==> flow/design.v <==
module encoder                     
(  input             clk,
   input             rst,
   input             enable_i,
   input             d_in,
   output logic      valid_o,
   output logic [1:0] d_out);
   logic         [2:0] cstate;
   logic         [2:0] nstate;
   logic               valid_oQ;   
   logic         [1:0] d_out_reg;
   always_comb begin
      valid_oQ  =   enable_i;
      case (cstate)
         3'b000: if(!d_in)  begin
               nstate    =  3'b000;
               d_out_reg =  2'b00;
            end
            else begin
               nstate    =  3'b100;
               d_out_reg =  2'b11;
            end
         3'b001: if(!d_in)  begin
               nstate    =  3'b100;
               d_out_reg =  2'b00;
            end
            else begin
               nstate    =  3'b000;
               d_out_reg =  2'b11;
            end
         3'b010: if(!d_in)  begin
               nstate    =  3'b101;
               d_out_reg =  2'b10;
            end
            else begin
               nstate    =  3'b001;
               d_out_reg =  2'b01;
            end
         3'b011:  if(!d_in) begin
               nstate    =  3'b001;
               d_out_reg =  2'b10;
            end
            else begin
               nstate    =  3'b101;
               d_out_reg =  2'b01;
            end
         3'b100:  if(!d_in)   begin
               nstate    =  3'b010;
               d_out_reg =  2'b10;
            end
            else              begin
               nstate    =  3'b110;
               d_out_reg =  2'b01;
            end
         3'b101:  if(!d_in)  begin
               nstate    =  3'b110;
               d_out_reg =  2'b10;
            end
            else       begin
               nstate    =  3'b010;
               d_out_reg =  2'b01;
            end
         3'b110:  if(!d_in)   begin
               nstate    =  3'b111;
               d_out_reg =  2'b00;
            end
            else     begin
               nstate    =  3'b011;
               d_out_reg =  2'b11;
            end
         3'b111:  if(!d_in)   begin
               nstate    =  3'b011;
               d_out_reg =  2'b00;
            end
            else      begin
               nstate    =  3'b111;
               d_out_reg =  2'b11;
            end
      endcase
   end								   
     always @ (posedge clk, negedge rst)   
     if(!rst)
       cstate   <= 'b0;
     else 
       cstate   <= enable_i? nstate : 'b0;
   always @ (posedge clk) begin
     d_out      <= enable_i? d_out_reg : 'b0;
     valid_o    <= valid_oQ;
   end
endmodule
Reports on encoder
The steps from the RTL of encoder to its reports follow in flow order.
Line numbers count from 1 in the design file above.
Operators: Yosys type, input widths -> output width; for muxes data width and select width s.
The mark n/a stands for no value.

design
  top = encoder
  clock input = clk
  library = sky130hd
  timing corner = tt_025C_1v80

Word-level counts
Yosys after proc, flatten, opt, wreduce and memory -nomap, before mapping. Enables and synchronous resets that opt folds into registers are not counted as muxes. Memory bits, and registers merged into a memory's read port (data or address), are not among the register bits. Print and check cells are not counted. Equal cells are merged and count once.

cells by class
  equality and inequality tests = 7
  mux-type cells = 13
  reductions and logical operators = 3

operator list
  cell                number
  $mux 3              9
  $pmux 3 s8          1
  $eq 3x3->1 const B  4
  $reduce_or 4->1     2
  $eq 3x2->1 const B  2
  $pmux 2 s2          1
  $mux 2              2
  $eq 3x1->1 const B  1
  $logic_not 3->1     1

word-level totals
  flip-flop bits (word level) = 6
  input port bits = 4
  output and inout bits = 3
  cells after elaboration = 26

Longest topological paths
Yosys ltp: most cells in a row. Word level: on the elaborated netlist, between registers, memories and ports. Mapped: between sequential cells and ports; inverters and the memories' decode and read muxes count.

depth
  depth after elaboration = 3
  ABC_AREA = 0
  depth in mapped cells = 3
  mapped depth without buffers = 2

Netlist
The flow's flattened synthesis, as Yosys stat reports it; memories are mapped. The netlist is that of the ABC_AREA named above (0 if unset); the other value can give another one.

mapped netlist
  cell count = 32
  mapped area = 0.0004392 mm²
  sequential part of the area = 0.0002615 mm²
  flip-flops = 11
  buffers = 1

cell types
  cell type                 number  total area (µm²)
  sky130_fd_sc_hd__dfrtp_1  7       175.168
  sky130_fd_sc_hd__mux2i_1  8       80.077
  sky130_fd_sc_hd__dfxtp_1  3       60.058
  sky130_fd_sc_hd__nor2b_1  8       50.048
  sky130_fd_sc_hd__dfstp_2  1       26.275
  sky130_fd_sc_hd__nor4_2   1       12.512
  sky130_fd_sc_hd__buf_6    1       11.261
  sky130_fd_sc_hd__mux2_2   1       11.261
  sky130_fd_sc_hd__and2_4   1       8.758
  sky130_fd_sc_hd__nand2_1  1       3.754

Worst setup path after synthesis
Source: OpenSTA report_checks on the synthesized netlist (no wires, ideal clock, input and output delay 20% of the period each), path of least setup slack; recovery checks are left aside. Register names are those of the netlist, which keeps one name where synthesis merged equal registers.

timing post-synthesis
  kind = reg2reg
  start = register cstate
  end = register d_out[1]
  clock period = 1.19 ns
  launch time at the first pin = 0.000 ns
  data arrival time = 0.962 ns
  setup slack = 0.107 ns
  delay of the path = 1.083 ns
  stages = 3
  path buffers = 0
  period reached after synthesis = 1.083 ns

"delay of the path" is the arrival time less input delay plus setup time.
"stages" counts driving pins, that of a launching flip-flop among them; a cell with two outputs on the path counts twice.
"period reached after synthesis" is the clock period less the worst setup slack; recovery checks do not enter. This is arithmetic on one report: input and output delays are still those of the set period (20% each).
An end named without its bit number is one bit of that signal or, where synthesis recoded a state register, one of its new flip-flops.
Between the ends stands the longest chain of elaborated cells between them, by number of cells; it is not shown to be the way that was timed. Of several equally long chains one is given.
A line is the first line of the expression or statement that the cell stems from. Yosys adds cells for indexed reads and writes and turns some case tables into memories.

on the way, post-synthesis
  cell sequence = sky130_fd_sc_hd__dfrtp_1 sky130_fd_sc_hd__nor4_2 sky130_fd_sc_hd__mux2_2
  cells in the longest elaborated chain = 3
  elaborated cells between the ends (all ways) = 11
  RTL lines with such cells = 1

RTL lines, path post-synthesis
  item             line  source
  start, declared  8     logic         [2:0] cstate;
  start, assigned  83    cstate   <= 'b0;
  start, assigned  85    cstate   <= enable_i? nstate : 'b0;
  $eq 3x3->1       14    case (cstate)
  $reduce_or 4->1  n/a
  $pmux 2 s2       14
  end, assigned    87    d_out      <= enable_i? d_out_reg : 'b0;
  end, declared    7     output logic [1:0] d_out);

Data sheet: physical implementation of encoder

encoder on sky130hd: 2 stored runs with different settings, listed in no order. Input and output delays are each 20% of the period that was set; the output load is 0.01 pF.
A setting shown as . is not set for that run.

setting or result                   flow run A  flow run B
period_ns                           1.25        0.759
CORE_UTILIZATION                    51          52
CAP_MARGIN                          20          20
CORE_MARGIN                         2           2
SLEW_MARGIN                         20          20
SETUP_SLACK_MARGIN                  .           0.03
PLACE_DENSITY_LB_ADDON              .           0.28
CORE_ASPECT_RATIO                   .           1.42
CELL_PAD_IN_SITES_DETAIL_PLACEMENT  .           0
ABC_AREA                            .           1
CTS_CLUSTER_DIAMETER                .           119

Flow run A: incomplete, floorplanning halted on PDN-0185
Flow run B: incomplete, floorplanning halted on PDN-0185
